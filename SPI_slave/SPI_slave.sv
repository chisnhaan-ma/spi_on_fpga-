==> flow/design.v <==
module SPI_slave (
    input  logic        slave_sck,           
    input  logic        slave_ss,            
    input  logic        slave_mosi,          
    input  logic [7:0]  slave_data_trans,    
    input  logic        slave_reset,         
    output logic        slave_miso,          
    output logic [7:0]  slave_data_rec       
);
    logic [2:0] counter;
    logic [7:0] shift_reg_slave_tx;
    logic [7:0] shift_reg_slave_rx;
    typedef enum logic[1:0] {IDLE, TRANS, WAIT} state;
    state current, next;
    always_comb begin
        case (current)
            IDLE: begin
                if (slave_ss) next = IDLE;   
                else          next = TRANS; 
            end 
            TRANS:begin
                if (counter==3'd7) next = WAIT;
                else if (slave_ss) next = IDLE;
                else          next = TRANS;
            end
            WAIT: begin
                if(slave_ss) next = IDLE;
                else next = WAIT;
            end
            default: next = IDLE;
        endcase
    end
    always_ff @(posedge slave_sck or negedge slave_reset) begin
        if (!slave_reset) begin
            current <= IDLE;
            counter <= 3'd0;
            shift_reg_slave_tx <= 8'd0;
            shift_reg_slave_rx <= 8'd0;
            slave_data_rec <= 8'd0;
            slave_miso <= 1'b0;
        end 
        else begin
            current <= next;
            case (current)
                IDLE: begin
                    if (!slave_ss) begin 
                        shift_reg_slave_tx <= slave_data_trans;
                        counter <= 3'd0;
                    end
                end
                TRANS: begin
                    shift_reg_slave_rx <= {shift_reg_slave_rx[6:0], slave_mosi};
                    slave_miso <= shift_reg_slave_tx[7];
                    shift_reg_slave_tx <= {shift_reg_slave_tx[6:0], 1'b0};
                    counter <= counter + 1;
                end
                WAIT: begin
					slave_data_rec = shift_reg_slave_rx;
                    counter <= 3'd0;
                end
            endcase
        end
    end
endmodule
Step by step through the tools: SPI_slave
What the tools print for SPI_slave, step after step.
Lines are those of the file above, counted from 1.
Library cell names are shortened.
A cell with - has no value.
Set-up
  design top: SPI_slave
  clock input: slave_sck
  standard-cell library: sky130hd
  timing corner: tt_025C_1v80

Word level
Source: Yosys, flattened and elaborated, memories not mapped. Widths are those after wreduce. Registers that Yosys merges into a memory's read port (data or address) are not register bits. Print and check cells do not count. Equal cells are merged and count once.
Cells by class
  $add $sub $neg: 1
  mux-type cells: 8
  reduce/logical cells: 5
  equality and inequality tests: 4
Operators by type and width (count)
  case mux 8 bit (select 2 bit): 1
  case mux 3 bit (select 3 bit): 1
  two-way mux 8 bit: 1
  case mux 2 bit (select 3 bit): 1
  AND reduction 2 bit: 2
  two-way mux 2 bit: 2
  adder 3 x 1 -> 3 bit (second input constant): 1
  == test 3 bit (second input constant): 1
  nonzero test 3 bit: 1
  two-way mux 3 bit: 1
  == test 2 x 1 -> 1 bit (second input constant): 1
  == test 2 bit (second input constant): 1
  != test 2 bit (second input constant): 1
  logical NOT 2 bit: 1
  nonzero test 2 bit: 1
  two-way mux 1 bit: 1
Word-level totals
  elaborated cells: 24
  output and inout port bits: 9
  register bits: 30
  input bits: 12

Depth
Yosys ltp: most cells in a row. Word level: on the elaborated netlist, between registers, memories and ports. Mapped: between sequential cells and ports; inverters and the memories' decode and read muxes count.
Depth
  depth after elaboration: 3
  ABC_AREA: 0
  gate-level depth with buffers: 5

Synthesis result
Source: synth_stat.txt of the flow (Yosys; design flattened, memories mapped). It holds for the ABC_AREA given above (unset counts as 0); a run with the other value may have another netlist.
Mapped netlist
  mapped flip-flops: 31
  mapped cells: 99
  buffers: 4
  mapped area: 1297.5 um^2
Cells by type
  dfrtp_1: count 30, area in all 750.72 um^2
  mux2_2: count 18, area in all 202.694 um^2
  o22ai_1: count 9, area in all 56.304 um^2
  a211oi_1: count 4, area in all 30.029 um^2
  nor2_1: count 8, area in all 30.029 um^2
  a221oi_1: count 3, area in all 26.275 um^2
  dfstp_2: count 1, area in all 26.275 um^2
  inv_1: count 7, area in all 26.275 um^2
  ha_1: count 2, area in all 25.024 um^2
  nor2b_1: count 4, area in all 25.024 um^2
  a22o_1: count 2, area in all 17.517 um^2
  buf_2: count 3, area in all 15.014 um^2
  a21boi_2: count 1, area in all 11.261 um^2
  buf_6: count 1, area in all 11.261 um^2
  o31a_2: count 1, area in all 10.01 um^2
  o22a_1: count 1, area in all 8.758 um^2
  o31ai_1: count 1, area in all 7.507 um^2
  nand2_2: count 1, area in all 6.256 um^2
Not listed: further types 2, cells in them 2.

Worst setup path after synthesis
OpenSTA on the mapped netlist: ideal clock, no wires. The path of least setup slack (recovery checks aside). Input and output delay are each 20% of the period. Register names are those of the netlist, which keeps one name where synthesis merged equal registers.
Timing post-synthesis
  path kind: reg2reg
  start point: register current
  end point: register shift_reg_slave_tx[1]
  required time: 1.076 ns
  driving pins on the path: 4
  time at the first pin: 0.000 ns
  slack: 0.046 ns
  arrival time: 1.030 ns
  path buffers: 1
  path delay: 1.134 ns
  period: 1.18 ns
  synthesis period reached: 1.134 ns
"path delay" = arrival - input delay + setup time.
"driving pins on the path" counts driving pins, that of a launching flip-flop among them; a cell with two outputs on the path counts twice.
"synthesis period reached" = period - worst setup slack (recovery checks aside). The figure is calculated, with input and output delays left at 20% of the set period.
An end named without its bit number is one bit of that signal or, where synthesis recoded a state register, one of its new flip-flops.
A register here has more assigning lines than the two given.
On the way, post-synthesis
  path through: dfstp_2 buf_2 o22ai_1 a221oi_1
Ends and longest elaborated chain, post-synthesis
  start: declaration: RTL line 14  | state current, next;
  start: assignment: RTL line 35  | current <= IDLE;
  start: assignment: RTL line 43  | current <= next;
  end: assignment: RTL line 47  | shift_reg_slave_tx <= slave_data_trans;
  end: assignment: RTL line 54  | shift_reg_slave_tx <= {shift_reg_slave_tx[6:0], 1'b0};
  end: declaration: RTL line 11  | logic [7:0] shift_reg_slave_tx;
No chain of elaborated cells between the ends is given.

Worst path after layout
Path of least setup slack in the final report of stored run 1 (OpenROAD, finished layout, wires in). Where an end is a register, its clock arrival counts in the times.
Timing after layout
  path kind: reg2reg
  start point: register current
  end point: register shift_reg_slave_tx[7]
  path buffers: 1
  arrival time: 1.41 ns
  time at the first pin: 0.28 ns
  required time: 1.48 ns
  period: 1.28 ns
  driving pins on the path: 5
  slack: 0.07 ns
An end named without its bit number is one bit of that signal or, where synthesis recoded a state register, one of its new flip-flops.
A register here has more assigning lines than the two given.
On the way, after layout
  path through: dfstp_2 a21boi_2 buf_4 nor2b_1 a211oi_2
Ends and longest elaborated chain, after layout
  start: declaration: RTL line 14  | state current, next;
  start: assignment: RTL line 35  | current <= IDLE;
  start: assignment: RTL line 43  | current <= next;
  end: assignment: RTL line 47  | shift_reg_slave_tx <= slave_data_trans;
  end: assignment: RTL line 54  | shift_reg_slave_tx <= {shift_reg_slave_tx[6:0], 1'b0};
  end: declaration: RTL line 11  | logic [7:0] shift_reg_slave_tx;
No chain of elaborated cells between the ends is given.

Wiki page: SPI_slave / flow data

Design SPI_slave on sky130hd. What follows are 2 stored runs of the flow, each under its own settings; their order means nothing. The constraints put input and output delay at 20% of the set period each and load the outputs with 0.01 pF.
"period reached": clock period set for the run, less the worst setup slack. It is reckoned from that one timing run; input and output delays stay at 20% of the period that was set.
"power consumption": no workload was simulated; the value follows from the tool's default switching activity.

==> stored run 1: settings <==
{ "period_ns": 1.28, "CORE_UTILIZATION": 29, "CAP_MARGIN": 20, "CORE_MARGIN": 2, "SLEW_MARGIN": 20 }
==> stored run 1: results <==
power consumption: 2,621 uW
final setup TNS: 0.000 ns
setup slack of the critical path: 0.067 ns
utilization in the final report: 40.5%
netlist area reported by Yosys: 1,297.5 um^2
period reached: 1.213 ns
total die area: 5,025.4 um^2

==> stored run 2: settings <==
{ "period_ns": 1.29, "CORE_UTILIZATION": 36, "SETUP_SLACK_MARGIN": -0.04, "PLACE_DENSITY_LB_ADDON": 0.12, "HOLD_SLACK_MARGIN": 0.09, "CORE_ASPECT_RATIO": 0.79, "TNS_END_PERCENT": 55, "ABC_AREA": 1, "GPL_TIMING_DRIVEN": 0, "MAX_ROUTING_LAYER": "met5", "CAP_MARGIN": 20, "CORE_MARGIN": 2, "SLEW_MARGIN": 20 }
==> stored run 2: results <==
utilization in the final report: 47.6%
setup slack of the critical path: 0.087 ns
period reached: 1.203 ns
final setup TNS: 0.000 ns
total die area: 4,311.2 um^2
power consumption: 2,668 uW
netlist area reported by Yosys: 1,367.6 um^2
